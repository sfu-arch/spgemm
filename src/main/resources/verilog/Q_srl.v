==> flow/design.v <==
module Q_srl (clock, reset, i_d, i_v, i_b, o_d, o_v, o_b, count);
   parameter depth = 16;    
   parameter width = 16;    
   parameter addrwidth =
		(  (((depth))     ==0) ? 0	 
		 : (((depth-1)>>0)==0) ? 0	 
		 : (((depth-1)>>1)==0) ? 1	 
		 : (((depth-1)>>2)==0) ? 2	 
		 : (((depth-1)>>3)==0) ? 3	 
		 : (((depth-1)>>4)==0) ? 4	 
		 : (((depth-1)>>5)==0) ? 5	 
		 : (((depth-1)>>6)==0) ? 6	 
		 : (((depth-1)>>7)==0) ? 7	 
		 :                       8)	 
		 ;
   input     clock;
   input     reset;
   input  [width-1:0] i_d;	 
   input              i_v;	 
   output             i_b;	 
   output [width-1:0] o_d;	 
   output             o_v;	 
   input              o_b;	 
   output [addrwidth:0] count;   
   reg    [addrwidth-1:0] addr, addr_, a_;		 
   reg 			  shift_en_;			 
   reg    [width-1:0] 	  srl [depth-2:0];		 
   reg 			  shift_en_o_;			 
   reg    [width-1:0] 	  srlo_, srlo			 
			    ;
   parameter state_empty = 2'd0;     
   parameter state_one   = 2'd1;     
   parameter state_more  = 2'd2;     
   reg [1:0] state, state_;	     
   wire      addr_full_;	     
   reg       addr_full; 	     
   wire      addr_zero_;	     
   wire      o_v_reg_;		     
   reg       o_v_reg  		     
	       ;
   wire      i_b_reg_;		     
   reg       i_b_reg  		     
	       ;
   assign addr_full_ = (state_==state_more) && (addr_==depth-2);
   assign addr_zero_ = (addr==0);		 
   assign o_v_reg_   = (state_!=state_empty);	 
   assign i_b_reg_   = addr_full_;		 
   assign o_d = srlo;				 
   assign o_v = o_v_reg;			 
   assign i_b = i_b_reg;			 
   assign count = (state==state_more ? addr+2 : (state==state_one ? 1 : 0));
   always @(posedge clock) begin	 
      if (reset) begin
	 state     <= state_empty;
	 addr      <= 0;
         addr_full <= 0;
	 o_v_reg   <= 0;
	 i_b_reg   <= 1;
      end
      else begin
	 state     <= state_;
	 addr      <= addr_;
         addr_full <= addr_full_;
	 o_v_reg   <= o_v_reg_;
	 i_b_reg   <= i_b_reg_;
      end
   end  
   always @(posedge clock) begin	 
      if (reset) begin
	 srlo <= 0;
      end
      else begin
	 if (shift_en_o_) begin
	    srlo <= srlo_;
	 end
      end
   end  
   always @(posedge clock) begin			 
      if (shift_en_) begin
	 for (a_=depth-2; a_>0; a_=a_-1) begin
	    srl[a_] <= srl[a_-1];
	 end
	 srl[0] <= i_d;
      end
   end  
   always @* begin					 
        srlo_       <=  'bx;
        shift_en_o_ <= 1'bx;
        shift_en_   <= 1'bx;
        addr_       <=  'bx;
        state_      <= 2'bx;
      case (state)
	state_empty: begin		     
	      if (i_v) begin		     
		 srlo_       <= i_d;
		 shift_en_o_ <= 1;
		 shift_en_   <= 1'bx;
		 addr_       <= 0;
		 state_      <= state_one;
	      end
	      else	begin		     
		 srlo_       <= 'bx;
		 shift_en_o_ <= 0;
		 shift_en_   <= 1'bx;
		 addr_       <= 0;
		 state_      <= state_empty;
	      end
	end
	state_one: begin		     
	      if (i_v && o_b) begin	     
		 srlo_       <= 'bx;
		 shift_en_o_ <= 0;
		 shift_en_   <= 1;
		 addr_       <= 0;
		 state_      <= state_more;
	      end
	      else if (i_v && !o_b) begin    
		 srlo_       <= i_d;
		 shift_en_o_ <= 1;
		 shift_en_   <= 1;
		 addr_       <= 0;
		 state_      <= state_one;
	      end
	      else if (!i_v && o_b) begin    
		 srlo_       <= 'bx;
		 shift_en_o_ <= 0;
		 shift_en_   <= 1'bx;
		 addr_       <= 0;
		 state_      <= state_one;
	      end
	      else if (!i_v && !o_b) begin   
		 srlo_       <= 'bx;
		 shift_en_o_ <= 0;
		 shift_en_   <= 1'bx;
		 addr_       <= 0;
		 state_      <= state_empty;
	      end
	end  
	state_more: begin		     
	   if (addr_full || (depth==2)) begin
	      if (o_b) begin		     
		 srlo_       <= 'bx;
		 shift_en_o_ <= 0;
		 shift_en_   <= 0;
		 addr_       <= addr;
		 state_      <= state_more;
	      end
	      else begin		     
		 srlo_       <= srl[addr];
		 shift_en_o_ <= 1;
		 shift_en_   <= 0;
		 addr_       <= addr_zero_ ? 0         : addr-1;
		 state_      <= addr_zero_ ? state_one : state_more;
	      end
	   end
	   else begin			     
	      if (i_v && o_b) begin	     
		 srlo_       <= 'bx;
		 shift_en_o_ <= 0;
		 shift_en_   <= 1;
		 addr_       <= addr+1;
		 state_      <= state_more;
	      end
	      else if (i_v && !o_b) begin    
		 srlo_       <= srl[addr];
		 shift_en_o_ <= 1;
		 shift_en_   <= 1;
		 addr_       <= addr;
		 state_      <= state_more;
	      end
	      else if (!i_v && o_b) begin    
		 srlo_       <= 'bx;
		 shift_en_o_ <= 0;
		 shift_en_   <= 0;
		 addr_       <= addr;
		 state_      <= state_more;
	      end
	      else if (!i_v && !o_b) begin   
		 srlo_       <= srl[addr];
		 shift_en_o_ <= 1;
		 shift_en_   <= 0;
		 addr_       <= addr_zero_ ? 0         : addr-1;
		 state_      <= addr_zero_ ? state_one : state_more;
	      end
	   end  
	end  
	default: begin
		 srlo_       <=  'bx;
		 shift_en_o_ <= 1'bx;
		 shift_en_   <= 1'bx;
		 addr_       <=  'bx;
		 state_      <= 2'bx;
	end  
      endcase  
   end  
endmodule  
Tool chain data of Q_srl
What the tools print for Q_srl, step after step.
Line numbers count from 1 in the design file above.
Library cell names are shortened.
{"block": "inputs", "top": "Q_srl", "clock_port": "clock", "lib": "sky130hd", "pvt_corner": "tt_025C_1v80"}

Word level
Counts by Yosys on the flattened word-level netlist (proc, flatten, opt, wreduce). Print and check cells are left out.
{"block": "op_classes", "addsub": 3, "mul": 0, "n_div": 0, "compare": 0, "equal": 18, "shifts": 0, "n_mux": 55, "logic": 0, "n_reduce_logical": 10}
{"block": "op_table", "op": "16-bit case mux with 15-bit select", "n": 1}
{"block": "op_table", "op": "16-bit two-way mux", "n": 9}
{"block": "op_table", "op": "16-bit case mux with 3-bit select", "n": 1}
{"block": "op_table", "op": "4-bit two-way mux", "n": 11}
{"block": "op_table", "op": "4-bit equality test (second input constant)", "n": 8}
{"block": "op_table", "op": "2-bit two-way mux", "n": 11}
{"block": "op_table", "op": "1-bit two-way mux", "n": 17}
{"block": "op_table", "op": "4-bit by 3-bit equality test with 1-bit output (second input constant)", "n": 4}
{"block": "op_table", "op": "4-bit case mux with 3-bit select", "n": 1}
{"block": "op_table", "op": "4-bit by 2-bit equality test with 1-bit output (second input constant)", "n": 2}
{"block": "op_table", "op": "2-bit case mux with 3-bit select", "n": 1}
{"block": "op_table", "op": "1-bit logical AND", "n": 5}
{"block": "op_table", "op": "4-bit by 2-bit adder with 5-bit output (second input constant)", "n": 1}
{"block": "op_table", "op": "5-bit two-way mux", "n": 1}
{"block": "op_table", "op": "2-bit equality test (second input constant)", "n": 2}
{"block": "op_table", "op": "4-bit by 1-bit adder with 4-bit output (second input constant)", "n": 1}
{"block": "op_table", "op": "4-bit by 1-bit subtractor with 4-bit output (second input constant)", "n": 1}
{"block": "op_table", "op": "4-bit by 1-bit equality test with 1-bit output (second input constant)", "n": 1}
{"block": "op_table", "op": "4-bit logical NOT", "n": 1}
{"block": "op_table", "op": "1-bit case mux with 3-bit select", "n": 1}
{"block": "op_table", "op": "1-bit logical NOT", "n": 2}
{"block": "op_table", "op": "2-bit by 1-bit equality test with 1-bit output (second input constant)", "n": 1}
{"block": "op_table", "op": "2-bit logical NOT", "n": 1}
{"block": "op_table", "op": "2-bit nonzero test", "n": 1}
{"block": "op_table", "op": "1-bit case mux with 2-bit select", "n": 1}
{"block": "word_totals", "register_bits": 265, "latch_bits": 0, "ram_bits": 0, "rom_bits": 0, "clocked_rd_ports_x_width": 0, "n_memories": 0, "inputBits": 20, "out_inout_bits": 23, "word_cells": 107}

Longest topological paths
Yosys ltp: most cells in a row. Word level: on the elaborated netlist, between registers, memories and ports. Mapped: between sequential cells and ports; inverters and the memories' decode and read muxes count.
{"block": "depth", "word_depth": 10, "ABC_AREA": 1, "depth_mapped": 15, "mapped_depth_nobuf": 13}

Mapped cells and area
Source: synth_stat.txt of the flow (Yosys; design flattened, memories mapped). It holds for the ABC_AREA given above (unset counts as 0); a run with the other value may have another netlist.
{"block": "types", "type": "edfxtp_1", "n": 240, "area_total_um2": 7.21E+03}
{"block": "types", "type": "nand2_1", "n": 270, "area_total_um2": 1.01E+03}
{"block": "types", "type": "nand4_1", "n": 129, "area_total_um2": 807.024}
{"block": "types", "type": "dfxtp_1", "n": 26, "area_total_um2": 520.499}
{"block": "types", "type": "nand3_1", "n": 66, "area_total_um2": 330.317}
{"block": "types", "type": "nor2_1", "n": 78, "area_total_um2": 292.781}
{"block": "types", "type": "buf_2", "n": 38, "area_total_um2": 190.182}
{"block": "types", "type": "a21oi_1", "n": 36, "area_total_um2": 180.173}
{"block": "types", "type": "ha_1", "n": 13, "area_total_um2": 162.656}
{"block": "types", "type": "o21ai_0", "n": 31, "area_total_um2": 155.149}
{"block": "types", "type": "inv_1", "n": 41, "area_total_um2": 153.898}
{"block": "types", "type": "nand3_2", "n": 14, "area_total_um2": 140.134}
{"block": "types", "type": "buf_6", "n": 8, "area_total_um2": 90.086}
{"block": "types", "type": "a21oi_2", "n": 10, "area_total_um2": 87.584}
{"block": "types", "type": "buf_4", "n": 7, "area_total_um2": 52.55}
{"block": "types", "type": "clkbuf_1", "n": 12, "area_total_um2": 45.043}
{"block": "types", "type": "nor2_4", "n": 3, "area_total_um2": 33.782}
{"block": "types", "type": "nor2_2", "n": 4, "area_total_um2": 25.024}
Not listed: further types 14, cells in them 21.
{"block": "synth_totals", "mapped_cells": 1047, "mapped_area_mm2": 0.0116086, "seqArea_mm2": 0.0077274, "ff_cells": 266, "n_buf": 70}

Worst setup path after synthesis
OpenSTA on the mapped netlist: ideal clock, no wires. The path of least setup slack (recovery checks aside). Input and output delay are each 20% of the period. Register names are those of the netlist, which keeps one name where synthesis merged equal registers.
{"block": "synth_timing", "kind": "input-to-reg", "from": "input i_v", "to": "register srl[0][0]", "tclk_ns": 29.7, "input_delay_ns": 5.940, "setup_ns": 1.172, "launch_ns": 5.940, "arrival_ns": 22.736, "required_time_ns": 28.528, "path_slack_ns": 5.791, "path_delay_ns": 17.968, "driving_pins": 2, "path_buffers": 0, "period_less_setup_slack_ns": 23.909}
"path_delay_ns" is the arrival time less input delay plus setup time.
"driving_pins": output pins that drive a net of the path, with the launching flip-flop's if there is one; two outputs of one cell count as two.
"period_less_setup_slack_ns" = period - worst setup slack (recovery checks aside). The figure is calculated, with input and output delays left at 20% of the set period.
Between the ends stands the longest chain of elaborated cells between them, by number of cells; it is not shown to be the way that was timed. Of several equally long chains one is given.
A line is the first line of the expression or statement that the cell stems from. Yosys adds cells for indexed reads and writes and turns some case tables into memories.
{"block": "synth_between", "cell_sequence": "inv_1 o21ai_0", "elab_chain_cells": 8, "cells_between": 13, "cone_classes": "8 x mux; 5 x reduce/logical"}
{"block": "synth_lines", "element": "from (decl)", "line_no": 19, "source": "input i_v;"}
{"block": "synth_lines", "element": "1-bit logical NOT", "line_no": 178, "source": "else if (!i_v && !o_b) begin"}
{"block": "synth_lines", "element": "1-bit logical AND", "line_no": 178}
{"block": "synth_lines", "element": "1-bit two-way mux", "line_no": 178}
{"block": "synth_lines", "element": "1-bit two-way mux", "line_no": 171, "source": "else if (!i_v && o_b) begin"}
{"block": "synth_lines", "element": "1-bit two-way mux", "line_no": 164, "source": "else if (i_v && !o_b) begin"}
{"block": "synth_lines", "element": "1-bit two-way mux", "line_no": 157, "source": "if (i_v && o_b) begin"}
{"block": "synth_lines", "element": "1-bit two-way mux", "line_no": 140, "source": "if (addr_full || (depth==2)) begin"}
{"block": "synth_lines", "element": "1-bit case mux with 2-bit select", "line_no": 92, "source": "case (state)"}
{"block": "synth_lines", "element": "to (assign)", "line_no": 83, "source": "srl[0] <= i_d;"}
{"block": "synth_lines", "element": "to (decl)", "line_no": 27, "source": "reg [width-1:0] srl [depth-2:0];"}

Timing after layout
Path of least setup slack in the final report of stored run 1 (OpenROAD, finished layout, wires in). Where an end is a register, its clock arrival counts in the times.
{"block": "layout_timing", "kind": "reg-to-output", "from": "register addr[2]", "to": "output count[2]", "tclk_ns": 38.0, "output_delay_ns": 7.60, "launch_ns": 0.53, "arrival_ns": 2.79, "required_time_ns": 30.40, "path_slack_ns": 27.61, "driving_pins": 7, "path_buffers": 2}
Between the ends stands the longest chain of elaborated cells between them, by number of cells; it is not shown to be the way that was timed. Of several equally long chains one is given.
{"block": "layout_between", "cell_sequence": "dfxtp_2 buf_4 inv_2 ha_1 nand2_1 inv_1 clkdlybuf4s50_1", "elab_chain_cells": 2, "cells_between": 2, "lines_between": 1, "cone_classes": "1 x add/sub; 1 x mux"}
{"block": "layout_lines", "element": "from (decl)", "line_no": 25, "source": "reg [addrwidth-1:0] addr, addr_, a_;"}
{"block": "layout_lines", "element": "from (assign)", "line_no": 55, "source": "addr <= 0;"}
{"block": "layout_lines", "element": "from (assign)", "line_no": 62, "source": "addr <= addr_;"}
{"block": "layout_lines", "element": "4-bit by 2-bit adder with 5-bit output", "line_no": 51, "source": "assign count = (state==state_more ? addr+2 : (state==state_one ? 1 : 0));"}
{"block": "layout_lines", "element": "5-bit two-way mux", "line_no": 51}
{"block": "layout_lines", "element": "to (decl)", "line_no": 24, "source": "output [addrwidth:0] count;"}

--- measured runs ---
Stored flow runs of Q_srl (2 of them; Yosys, OpenROAD, sky130hd). They differ in their settings and are not a sequence. Constraints: input delay and output delay 20% of the set period each, output load 0.01 pF.
"timing.achieved_period_ns" means the clock period less the worst setup slack. The figure is calculated, with input and output delays left at 20% of the set period.
By "worst_setup_path_time_ns" is meant the share of the clock period that the worst setup path is allowed (20% is reserved at inputs, 20% at outputs), minus its slack. Clock arrival times at its registers enter into it.
"power.total_w": no workload was simulated; the value follows from the tool's default switching activity.

{"run": "stored run 1", "settings": { "period_ns": 38.0, "CORE_UTILIZATION": 52, "SETUP_SLACK_MARGIN": -1.96, "PLACE_DENSITY_LB_ADDON": 0.02, "CELL_PAD_IN_SITES_GLOBAL_PLACEMENT": 2, "CELL_PAD_IN_SITES_DETAIL_PLACEMENT": 0, "ABC_AREA": 1, "CTS_CLUSTER_SIZE": 39, "CAP_MARGIN": 20, "CORE_MARGIN": 2, "SLEW_MARGIN": 20 }, "results": { "worst_setup_path_time_ns": 2.79, "critical_path_kind": "reg-to-output", "post_synth_area_mm2": 0.0116086, "post_route_stdcell_area_mm2": 0.0130813, "timing.achieved_period_ns": 10.388, "timing.hold.ws_ns": 0.446, "timing.setup.tns_ns": 0.000, "final_setup_ws_ns": 27.612, "power.total_w": 0.0006664, "final_util_frac": 0.598, "design_die_area_mm2": 0.0235362 }}
{"run": "stored run 2", "settings": { "period_ns": 15.4, "CORE_UTILIZATION": 62, "SETUP_SLACK_MARGIN": 4.09, "PLACE_DENSITY": 0.62, "CELL_PAD_IN_SITES_GLOBAL_PLACEMENT": 0, "TNS_END_PERCENT": 20, "ABC_AREA": 0, "GPL_ROUTABILITY_DRIVEN": 0, "SLEW_MARGIN": 5, "CAP_MARGIN": 20, "CORE_MARGIN": 2 }, "results": { "worst_setup_path_time_ns": 2.67, "critical_path_kind": "reg-to-output", "post_synth_area_mm2": 0.0108179, "post_route_stdcell_area_mm2": 0.0122755, "timing.achieved_period_ns": 5.747, "timing.hold.ws_ns": 0.444, "timing.setup.tns_ns": 0.000, "final_setup_ws_ns": 9.653, "power.total_w": 0.00166, "final_util_frac": 0.715, "design_die_area_mm2": 0.0185205 }}
--- end ---
